==> flow/design.v <==
module upcounter(
	input clk,load,enable,
	input int in1,
	output int out); 
int count; 
always_ff @(posedge clk)
begin
if(load) count=in1;
else if(enable)        
	begin	
	count=count+1;
	out=count;      
	end
end 
endmodule 
== Step by step through the tools: upcounter ==
Tool output for the design above, in the order of the flow.
Lines are those of the file above, counted from 1.
Operators: Yosys type, input widths -> output width; for muxes data width and select width s.
Library cell names are shortened.
A cell with -- has no value.

* Design top: upcounter
* Clock: clk
* Cell library: sky130hd
* Corner: tt_025C_1v80

== Elaborated design ==
Yosys after proc, flatten, opt, wreduce and memory -nomap, before mapping. Memory bits, and registers merged into a memory's read port (data or address), are not among the register bits. Print and check cells are not counted. Equal cells are merged and count once.

* Register bits after elaboration: 64
* Bits of input ports: 35
* Output and inout port bits: 32
* Word-level cells: 8

* Add/sub/neg operators: 1
* Multiplexer cells: 2
* Bitwise gates (word level): 1
* Reduce/logical cells: 2

{| class="wikitable"
|+ Operators with widths
! operator !! number
|-
| $mux 32 || 2
|-
| $add 32x2->32 const B || 1
|-
| $reduce_and 2->1 || 1
|-
| $reduce_bool 2->1 || 1
|-
| $not 1->1 || 1
|}

== Longest topological paths ==
Longest topological path by Yosys (ltp), each cell counted once; first at word level (registers and memories cut), then after technology mapping (sequential cells cut; the memories' decode and read muxes count).

* Depth in word-level cells: 3
* ABC_AREA: 0
* Mapped depth: 6
* Mapped depth without buffers: 5

== Synthesis result ==
Yosys stat after the flow's synthesis: flattened, memories mapped to cells. It holds for the ABC_AREA given above (unset counts as 0); a run with the other value may have another netlist.
The area totals of this step are shown rounded.

* Mapped cells: 258
* Chip area (Yosys): 3,190 um2
* Sequential part of the area: 1,920 um2
* Flip-flop cells: 64
* Buffers: 13

{| class="wikitable"
|+ Cells by type
! cell !! number !! total area (um2)
|-
| edfxtp_1 || 64 || 1.92E+03
|-
| mux2_2 || 13 || 146.39
|-
| nand2_1 || 26 || 97.594
|-
| xnor2_1 || 11 || 96.342
|-
| nand4_1 || 13 || 81.328
|-
| a31oi_1 || 10 || 62.56
|-
| o31ai_1 || 8 || 60.058
|-
| nor2_1 || 15 || 56.304
|-
| nand3_1 || 11 || 55.053
|-
| xor2_1 || 6 || 52.55
|-
| o31a_1 || 5 || 43.792
|-
| clkbuf_1 || 11 || 41.29
|-
| or4_1 || 5 || 37.536
|-
| and4_1 || 4 || 35.034
|-
| nor4_1 || 5 || 31.28
|-
| a221o_1 || 3 || 30.029
|-
| nand2b_1 || 4 || 25.024
|-
| nor4_2 || 2 || 25.024
|}

Not listed: further types 24, cells in them 42.

== Timing after synthesis ==
Source: OpenSTA report_checks on the synthesized netlist (no wires, ideal clock, input and output delay 20% of the period each), path of least setup slack; recovery checks are left aside. Register names are those of the netlist, which keeps one name where synthesis merged equal registers.

* Path type: input to register
* Start: in load
* End: reg out[0]
* Period: 4.06 ns
* Input delay: 0.812 ns
* Library setup time: 0.424 ns
* Time at the first pin: 0.812 ns
* Arrival: 2.659 ns
* Data required time: 3.636 ns
* Slack: 0.976 ns
* Delay of the path: 2.271 ns
* Stages on the path: 3
* Path buffers: 2
* Synthesis period reached: 3.084 ns

"delay of the path" is the arrival time less input delay plus setup time.
"stages on the path": output pins that drive a net of the path, with the launching flip-flop's if there is one; two outputs of one cell count as two.
"synthesis period reached" = period - worst setup slack (recovery checks aside). The figure is calculated, with input and output delays left at 20% of the set period.
The rows between start and end are the longest chain of elaborated cells between them; the timing report does not say that the signal goes this way. Where chains are equally long, one stands for them.
A line is the first line of the expression or statement that the cell stems from. Yosys adds cells for indexed reads and writes and turns some case tables into memories.

* Path through: clkbuf_1 > clkbuf_1 > nor2b_1
* Length of the longest elaborated chain: 2
* Elaborated cells on any way between the ends: 2
* Source lines of those cells: 0
* Classes of those cells: logic: 1; reduce/logical: 1

{| class="wikitable"
|+ RTL lines, path post-synthesis
! item !! RTL line !! source
|-
| from (decl) || 2 || <nowiki>input clk,load,enable,</nowiki>
|-
| $not 1->1 || -- ||
|-
| $reduce_and 2->1 || -- ||
|-
| to (assign) || 12 || <nowiki>out=count;</nowiki>
|-
| to (decl) || 4 || <nowiki>output int out);</nowiki>
|}

== Path in the finished layout ==
Path of least setup slack in the final report of run A (OpenROAD, finished layout, wires in). Where an end is a register, its clock arrival counts in the times.

* Path type: input to register
* Start: in load
* End: reg count[17]
* Period: 5.74 ns
* Input delay: 1.15 ns
* Library setup time: 0.25 ns
* Time at the first pin: 1.15 ns
* Arrival: 3.20 ns
* Data required time: 5.82 ns
* Slack: 2.62 ns
* Stages on the path: 6
* Path buffers: 3

The rows between start and end are the longest chain of elaborated cells between them; the timing report does not say that the signal goes this way. Where chains are equally long, one stands for them.
The path ends at the data pin of a flip-flop with enable; ways to the enable are not counted.

* Path through: clkdlybuf4s50_1 > buf_4 > clkinv_1 > buf_4 > o211a_1 > a221o_1
* Length of the longest elaborated chain: 1
* Elaborated cells on any way between the ends: 1
* Source lines of those cells: 1
* Classes of those cells: mux: 1

{| class="wikitable"
|+ RTL lines, path post-layout
! item !! RTL line !! source
|-
| from (decl) || 2 || <nowiki>input clk,load,enable,</nowiki>
|-
| $mux 32 || 8 || <nowiki>if(load) count=in1;</nowiki>
|-
| to (assign) || 8 ||
|-
| to (assign) || 11 || <nowiki>count=count+1;</nowiki>
|-
| to (decl) || 5 || <nowiki>int count;</nowiki>
|}

Settings and measured results of 2 stored flow runs for module upcounter (sky130hd), not sorted in any way. The constraints put input and output delay at 20% of the set period each and load the outputs with 0.01 pF.
By "achieved period" is meant the clock period of the run minus its worst setup slack. This is arithmetic on one report: input and output delays are still those of the set period (20% each).
"power consumption": no workload was simulated; the value follows from the tool's default switching activity.
Results are given in rounded form.

=== Run A ===
{| class="wikitable"
! Setting !! Value
|-
| period_ns || 5.74
|-
| CAP_MARGIN || 20
|-
| CORE_MARGIN || 2
|-
| CORE_UTILIZATION || 40
|-
| SLEW_MARGIN || 20
|-
! Result !! Value
|-
| Chip area in the Yosys report || 3,190 um2
|-
| Full die area || 8,700 um2
|-
| Standard-cell area after layout || 4,130 um2
|-
| Worst slack on setup checks || 2.62 ns
|-
| Smallest hold slack || 0.606 ns
|-
| Power consumption || 1,130 uW
|-
| Achieved period || 3.118 ns
|}

=== Run B ===
{| class="wikitable"
! Setting !! Value
|-
| period_ns || 2.98
|-
| CORE_UTILIZATION || 52
|-
| SETUP_SLACK_MARGIN || 0.89
|-
| PLACE_DENSITY_LB_ADDON || 0.03
|-
| CORE_MARGIN || 4
|-
| TNS_END_PERCENT || 30
|-
| GPL_TIMING_DRIVEN || 1
|-
| GPL_ROUTABILITY_DRIVEN || 1
|-
| CTS_CLUSTER_SIZE || 86
|-
| MAX_ROUTING_LAYER || met5
|-
| CAP_MARGIN || 20
|-
| SLEW_MARGIN || 20
|-
! Result !! Value
|-
| Chip area in the Yosys report || 3,190 um2
|-
| Full die area || 7,450 um2
|-
| Standard-cell area after layout || 4,310 um2
|-
| Worst slack on setup checks || 0.921 ns
|-
| Smallest hold slack || 0.620 ns
|-
| Power consumption || 2,210 uW
|-
| Achieved period || 2.059 ns
|}
